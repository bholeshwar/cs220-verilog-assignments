==> flow/design.v <==
`timescale 1ns / 1ps
module inst_memory(clk, led);
input clk;
output [7:0]led;
reg [7:0]led;
reg [31:0]inst_memory [0:13];
reg [7:0]data_memory [0:10];
reg [3:0]state = 4'b0;
reg [7:0]regfile [0:31];
reg [5:0]opcode;
reg [5:0]func;
reg [4:0]sr;
reg [4:0]st;
reg [4:0]sd;
reg [7:0]sr_val;
reg [7:0]st_val;
reg [7:0]sd_val;
reg [15:0]immediate;
reg [25:0]jump_val;
reg [31:0]curr_inst;
reg [7:0]PC = 8'd12;
initial begin
	inst_memory[0] = {6'h9, 5'h0, 5'h2, 16'h0};
	inst_memory[1] = {6'h9, 5'h0, 5'h3, 16'h0};
	inst_memory[2] = {6'h0, 5'h3, 5'h1, 5'h4, 5'h0, 6'h2a};
	inst_memory[3] = {6'h4, 5'h0, 5'h4, 16'h8};
	inst_memory[4] = {6'h9, 5'h0, 5'h5, 16'ha};
	inst_memory[5] = {6'h4, 5'h5, 5'h3, 5'h3, 16'h6};
	inst_memory[6] = {6'h23, 5'h3, 5'h6, 16'h0};
	inst_memory[7] = {6'h0, 5'h2, 5'h6, 5'h2, 5'h0, 6'h21};
	inst_memory[8] = {6'h9, 5'h3, 5'h3, 16'h1};
	inst_memory[9] = {6'h0, 5'h3, 5'h1, 5'h4, 5'h0, 6'h2a};
	inst_memory[10] = {6'h5, 5'h0, 5'h4, 16'hfffb};
	inst_memory[11]= {6'h0, 5'h1f, 5'h0, 5'h0, 5'h0, 6'h8};
	inst_memory[12]= {6'h23, 5'h0, 5'h1, 16'ha};
	inst_memory[13]= {6'h3, 26'h0};   
end
initial begin
	data_memory[0] = 8'h1;
	data_memory[1] = 8'h1;
	data_memory[2] = 8'h1;
	data_memory[3] = 8'h1;
	data_memory[4] = 8'h1;
	data_memory[5] = 8'h1;
	data_memory[6] = 8'h1;
	data_memory[7] = 8'h1;
	data_memory[8] = 8'h1;
	data_memory[9] = 8'h1;
	data_memory[10] = 8'ha;  
end
initial begin
	regfile[0] = 0;
	regfile[1] = 0;
	regfile[2] = 0;
	regfile[3] = 0;
	regfile[4] = 0;
	regfile[5] = 0;
	regfile[6] = 0;
	regfile[7] = 0;
	regfile[8] = 0;
	regfile[9] = 0;
	regfile[10] = 0;
	regfile[11] = 0;
	regfile[12] = 0;
	regfile[13] = 0;
	regfile[14] = 0;
	regfile[15] = 0;
	regfile[16] = 0;
	regfile[17] = 0;
	regfile[18] = 0;
	regfile[19] = 0;
	regfile[20] = 0;
	regfile[21] = 0;
	regfile[22] = 0;
	regfile[23] = 0;
	regfile[24] = 0;
	regfile[25] = 0;
	regfile[26] = 0;
	regfile[27] = 0;
	regfile[28] = 0;
	regfile[29] = 0;
	regfile[30] = 0;
	regfile[31] = 0;
end
always @(posedge clk) begin
	if(state == 0) begin
		curr_inst <= inst_memory[PC];
		state <= 1;
	end
	else if(state == 1) begin
		opcode <= curr_inst[31:26];
		if(opcode == 0) begin
			sr <= curr_inst[25:21];
			st <= curr_inst[20:16];
			sd <= curr_inst[15:11];
			func <= curr_inst[5:0];
		end
		else if (opcode == 2 || opcode == 3) begin
			jump_val <= curr_inst[25:0];
		end
		else begin
			sr <= curr_inst[25:21];
			sd <= curr_inst[20:16];
			immediate <= curr_inst[15:0];
		end
		state <= 2;
	end
	else if(state == 2) begin
		if(opcode == 0) begin
			sr_val <= regfile[sr];
			st_val <= regfile[st];
		end
		else if (opcode == 2 || opcode == 3) begin
		end
		else begin
			sr_val <= regfile[sr];
			sd_val <= regfile[sd];
		end
		state <= 3;
	end
	else if(state == 3) begin
		if(opcode == 0) begin
			if(func == 6'h21) begin  
				sd_val <= $unsigned(sr_val) + $unsigned(st_val);
			end
			else if(func == 6'h2a) begin  
				if($signed(sr_val) < $signed(st_val)) sd_val <= 1;
				else sd_val <= 0;
			end
			else if(func == 6'h8) begin  
				PC <= sr_val;
			end
		end
		else if (opcode == 2 || opcode == 3) begin
			regfile[31] <= PC+1;
			PC <= jump_val[7:0];
		end
		else begin
			if(opcode == 6'h9) begin  
				sd_val <= $unsigned(sr_val) + immediate[7:0];
			end
			else if(opcode == 6'h4) begin  
				if(sr_val == sd_val) begin
					PC <= PC + immediate[7:0] - 1;
				end
			end
			else if(opcode == 6'h5) begin  
				if(sr_val != sd_val) begin
					PC <= PC + immediate[7:0] - 1;
				end
			end
			else if(opcode == 6'h23) begin  
				sd_val <= sr_val + immediate[7:0];
			end
		end
		state <= 4;
	end
	else if(state == 4) begin
		if(opcode == 6'h23) begin  
			sd_val <= data_memory[sd_val];
		end
		state <= 5;
	end
	else if(state == 5) begin
		if(sd != 0) begin
			regfile[sd] <= sd_val;
		end
		PC <= PC + 1;
		if(PC < 8'd13) begin
			state <= 0;
		end
		else state <= 6;
	end
	else if(state == 6) begin
		led <= regfile[8'd2];
	end
end
endmodule
Step by step through the tools: inst_memory

The steps from the RTL of inst_memory to its reports follow in flow order.
Lines are those of the file above, counted from 1.
A cell with - has no value.

Top module: inst_memory
Clock port: clk
Cell library: sky130hd
Library corner: tt_025C_1v80

Word-level counts

Counts by Yosys on the flattened word-level netlist (proc, flatten, opt, wreduce; memories kept). Print and check cells are left out. Cells with the same type and inputs are merged into one.
Memory sizes are those after Yosys's memory passes, which may raise the word count (mostly to a power of two), join words into wider ones and drop unused or constant bits.

Register bits after elaboration: 102
Bits in latches: 0
Bits in writable memories: 256
Bits in read-only memories: 439
Clocked read ports x word width: 64
Memories kept: 3

Add/subtract/negate cells: 5
Multipliers: 0
Div/mod/pow operators: 0
Order comparisons: 2
Equal/unequal tests: 32
Shifts and indexed selects: 0
Muxes and demuxes: 79
Bitwise operators: 8
Reductions and logical operators: 22

Memories:

| memory      | words | width | read ports | wr ports | RTL line | source |
| inst_memory | 14    | 29    | 1          | 0        | 6        | `reg [31:0]inst_memory [0:13];` |
| regfile     | 32    | 8     | 4          | 1        | 9        | `reg [7:0]regfile [0:31];` |
| data_memory | 11    | 3     | 1          | 0        | 7        | `reg [7:0]data_memory [0:10];` |

Operators by type and width:

| operator                                             | count |
| 2-to-1 mux 8 bit                                     | 43 |
| 2-to-1 mux 5 bit                                     | 14 |
| adder 8 bit                                          | 3 |
| equality test 6 bit (second input constant)          | 3 |
| AND reduction 4 bit                                  | 4 |
| 2-to-1 mux 1 bit                                     | 15 |
| AND reduction 12 bit                                 | 1 |
| equality test 6 x 2 -> 1 bit (second input constant) | 2 |
| equality test 6 x 3 -> 1 bit (second input constant) | 2 |
| equality test 6 x 4 -> 1 bit (second input constant) | 2 |
| 2-to-1 mux 3 bit                                     | 4 |
| AND reduction 11 bit                                 | 1 |
| != test 5 x 1 -> 1 bit (second input constant)       | 2 |
| != test 5 bit (second input constant)                | 2 |
| nonzero test 5 bit                                   | 2 |
| equality test 3 bit (second input constant)          | 3 |
| != test 3 bit (second input constant)                | 3 |
| nonzero test 3 bit                                   | 3 |
| inverter 1 bit                                       | 8 |
| != test 2 bit (second input constant)                | 4 |
| adder 8 x 1 -> 8 bit (second input constant)         | 1 |
| subtractor 8 x 1 -> 8 bit (second input constant)    | 1 |
| < comparator 8 x 4 -> 1 bit (second input constant)  | 1 |
| < comparator 8 bit                                   | 1 |
| equality test 8 bit                                  | 1 |
| != test 8 bit                                        | 1 |
| OR reduction 8 bit                                   | 1 |
| AND reduction 7 bit                                  | 1 |

Not listed: further kinds 16, cells in them 19.

Longest topological paths

Longest topological path by Yosys (ltp), each cell counted once; first at word level (registers and memories cut), then after technology mapping (sequential cells cut; the memories' decode and read muxes count).

Depth after elaboration: 10
ABC_AREA: 0
Depth in mapped cells: 13
Depth with buffers taken out: 12

Synthesis result

Yosys stat after the flow's synthesis: flattened, memories mapped to cells. It holds for the ABC_AREA given above (unset counts as 0); a run with the other value may have another netlist.

Standard cells after synthesis: 758
Chip area (Yosys): 11488.5 um^2
Sequential part of the area: 6846.6 um^2
Flip-flop cells: 232
Buffers: 40

Cells by type:

| type                      | count |
| sky130_fd_sc_hd__edfxtp_1 | 220 |
| sky130_fd_sc_hd__mux4_2   | 70 |
| sky130_fd_sc_hd__ha_1     | 41 |
| sky130_fd_sc_hd__mux2_2   | 26 |
| sky130_fd_sc_hd__dfxtp_1  | 12 |
| sky130_fd_sc_hd__nor2_1   | 50 |
| sky130_fd_sc_hd__xor2_1   | 19 |
| sky130_fd_sc_hd__inv_1    | 40 |
| sky130_fd_sc_hd__a21oi_1  | 27 |
| sky130_fd_sc_hd__nand2_1  | 36 |
| sky130_fd_sc_hd__xnor2_1  | 14 |
| sky130_fd_sc_hd__o21ai_0  | 18 |
| sky130_fd_sc_hd__mux2i_1  | 8 |
| sky130_fd_sc_hd__clkbuf_1 | 21 |
| sky130_fd_sc_hd__a211oi_1 | 8 |
| sky130_fd_sc_hd__fa_1     | 3 |
| sky130_fd_sc_hd__buf_2    | 10 |
| sky130_fd_sc_hd__nand2b_1 | 8 |

Other cell types: 47; their cells: 127.

Worst setup path after synthesis

Source: OpenSTA report_checks on the synthesized netlist (no wires, ideal clock, input and output delay 20% of the period each), path of least setup slack; recovery checks are left aside. Register names are those of the netlist, which keeps one name where synthesis merged equal registers.

Kind: reg2reg
Start point: register PC[0]
End point: register PC[5]
Clock period: 2.97 ns
Arrival time: 2.373 ns
Required time: 2.714 ns
Path slack: 0.341 ns
Delay of the path: 2.629 ns
Stages on the path: 14
Period reached after synthesis: 2.629 ns

"delay of the path" = arrival - input delay + setup time.
"stages on the path" counts driving pins, that of a launching flip-flop among them; a cell with two outputs on the path counts twice.
"period reached after synthesis" is the clock period less the worst setup slack; recovery checks do not enter. This is arithmetic on one report: input and output delays are still those of the set period (20% each).
Between the ends stands the longest chain of elaborated cells between them, by number of cells; it is not shown to be the way that was timed. Of several equally long chains one is given.
Each line given opens the expression or statement behind the cell; cells for indexed reads and writes are added by Yosys, which also makes memories of some case tables.
A register here has more assigning lines than the two given.

Cell sequence: sky130_fd_sc_hd__edfxtp_1 > sky130_fd_sc_hd__clkbuf_1 > sky130_fd_sc_hd__inv_1 > sky130_fd_sc_hd__ha_1 > sky130_fd_sc_hd__inv_1 > sky130_fd_sc_hd__ha_1 > sky130_fd_sc_hd__inv_1 > sky130_fd_sc_hd__fa_1 > sky130_fd_sc_hd__nor2b_1 > sky130_fd_sc_hd__o21a_1 > sky130_fd_sc_hd__nor2_1 > sky130_fd_sc_hd__xor2_1 > sky130_fd_sc_hd__o211ai_1 > sky130_fd_sc_hd__a22o_1
Cells in the longest elaborated chain: 9
Elaborated cells between the ends (all ways): 13

RTL lines, path after synthesis:

| what                      | RTL line | source |
| from (decl)               | 21       | `reg [7:0]PC = 8'd12;` |
| from (assign)             | 131      | `PC <= sr_val;` |
| from (assign)             | 136      | `PC <= jump_val[7:0];` |
| adder 8 bit               | 149      | `PC <= PC + immediate[7:0] - 1;` |
| subtractor 8 x 1 -> 8 bit | 149      |  |
| 2-to-1 mux 8 bit          | 148      | `if(sr_val != sd_val) begin` |
| 2-to-1 mux 8 bit          | 147      | `else if(opcode == 6'h5) begin` |
| 2-to-1 mux 8 bit          | 142      | `else if(opcode == 6'h4) begin` |
| 2-to-1 mux 8 bit          | 139      | `if(opcode == 6'h9) begin` |
| 2-to-1 mux 8 bit          | 134      | `else if (opcode == 2 \|\| opcode == 3) begin` |
| 2-to-1 mux 8 bit          | 122      | `if(opcode == 0) begin` |
| 2-to-1 mux 8 bit          | 121      | `else if(state == 3) begin` |
| to (assign)               | 131      |  |
| to (assign)               | 136      |  |
| to (decl)                 | 21       |  |

Timing after layout

Path of least setup slack in the final report of flow run 1 (OpenROAD, finished layout, wires in). Where an end is a register, its clock arrival counts in the times.

Kind: reg2reg
Start point: register PC[0]
End point: register PC[7]
Clock period: 3.72 ns
Arrival time: 3.52 ns
Required time: 3.97 ns
Path slack: 0.45 ns
Stages on the path: 13

Between the ends stands the longest chain of elaborated cells between them, by number of cells; it is not shown to be the way that was timed. Of several equally long chains one is given.
A register here has more assigning lines than the two given.

Cell sequence: sky130_fd_sc_hd__edfxtp_1 > sky130_fd_sc_hd__inv_1 > sky130_fd_sc_hd__ha_1 > sky130_fd_sc_hd__inv_1 > sky130_fd_sc_hd__ha_1 > sky130_fd_sc_hd__inv_1 > sky130_fd_sc_hd__fa_1 > sky130_fd_sc_hd__nor2b_1 > sky130_fd_sc_hd__o21a_1 > sky130_fd_sc_hd__o211ai_1 > sky130_fd_sc_hd__a21oi_1 > sky130_fd_sc_hd__nand3b_1 > sky130_fd_sc_hd__a21oi_1
Cells in the longest elaborated chain: 9
Elaborated cells between the ends (all ways): 13

RTL lines, path after layout:

| what                      | RTL line | source |
| from (decl)               | 21       | `reg [7:0]PC = 8'd12;` |
| from (assign)             | 131      | `PC <= sr_val;` |
| from (assign)             | 136      | `PC <= jump_val[7:0];` |
| adder 8 bit               | 149      | `PC <= PC + immediate[7:0] - 1;` |
| subtractor 8 x 1 -> 8 bit | 149      |  |
| 2-to-1 mux 8 bit          | 148      | `if(sr_val != sd_val) begin` |
| 2-to-1 mux 8 bit          | 147      | `else if(opcode == 6'h5) begin` |
| 2-to-1 mux 8 bit          | 142      | `else if(opcode == 6'h4) begin` |
| 2-to-1 mux 8 bit          | 139      | `if(opcode == 6'h9) begin` |
| 2-to-1 mux 8 bit          | 134      | `else if (opcode == 2 \|\| opcode == 3) begin` |
| 2-to-1 mux 8 bit          | 122      | `if(opcode == 0) begin` |
| 2-to-1 mux 8 bit          | 121      | `else if(state == 3) begin` |
| to (assign)               | 131      |  |
| to (assign)               | 136      |  |
| to (decl)                 | 21       |  |

==> results <==
Measured data: module inst_memory, platform sky130hd, 2 stored runs of the flow under differing settings, order arbitrary. Input and output delays are each 20% of the period that was set; the output load is 0.01 pF.
"worst path time" is the time allowed to the run's worst setup path (the clock period less input and output delay, where it has them) less its slack. Clock arrival times count: a late capture clock shortens it, a late launch clock lengthens it.
By "total power of the final layout" is meant OpenSTA's value without simulated activity: inputs other than the clock are taken to toggle once in ten clock periods, and the tool carries that through the logic.
Among the settings, - means not set for that run.

| setting or result                                        | flow run 1 | flow run 2 |
| period_ns                                                | 3.72       | 5.15       |
| CORE_UTILIZATION                                         | 55         | 48         |
| PLACE_DENSITY                                            | 0.83       | 0.82       |
| CELL_PAD_IN_SITES_DETAIL_PLACEMENT                       | 1          | -          |
| CAP_MARGIN                                               | 20         | 20         |
| SLEW_MARGIN                                              | 40         | 35         |
| MAX_ROUTING_LAYER                                        | met4       | met4       |
| CORE_MARGIN                                              | 2          | 2          |
| SETUP_SLACK_MARGIN                                       | -          | 1.29       |
| CORE_ASPECT_RATIO                                        | -          | 1.98       |
| CELL_PAD_IN_SITES_GLOBAL_PLACEMENT                       | -          | 0          |
| TNS_END_PERCENT                                          | -          | 90         |
| ABC_AREA                                                 | -          | 1          |
| GPL_TIMING_DRIVEN                                        | -          | 1          |
| post-synthesis cell area (um^2)                          | 11488.5    | 11989.0    |
| area of the die (um^2)                                   | 22059.7    | 26332.0    |
| area of the standard cells in the finished layout (um^2) | 12851.1    | 13027.5    |
| post-layout utilization (%)                              | 63.1       | 52.9       |
| worst slack on setup checks (ns)                         | 0.450      | 2.404      |
| total power of the final layout (mW)                     | 5.366      | 3.519      |
| worst path time (ns)                                     | 3.27       | 2.75       |
| worst setup path kind                                    | reg2reg    | reg2reg    |
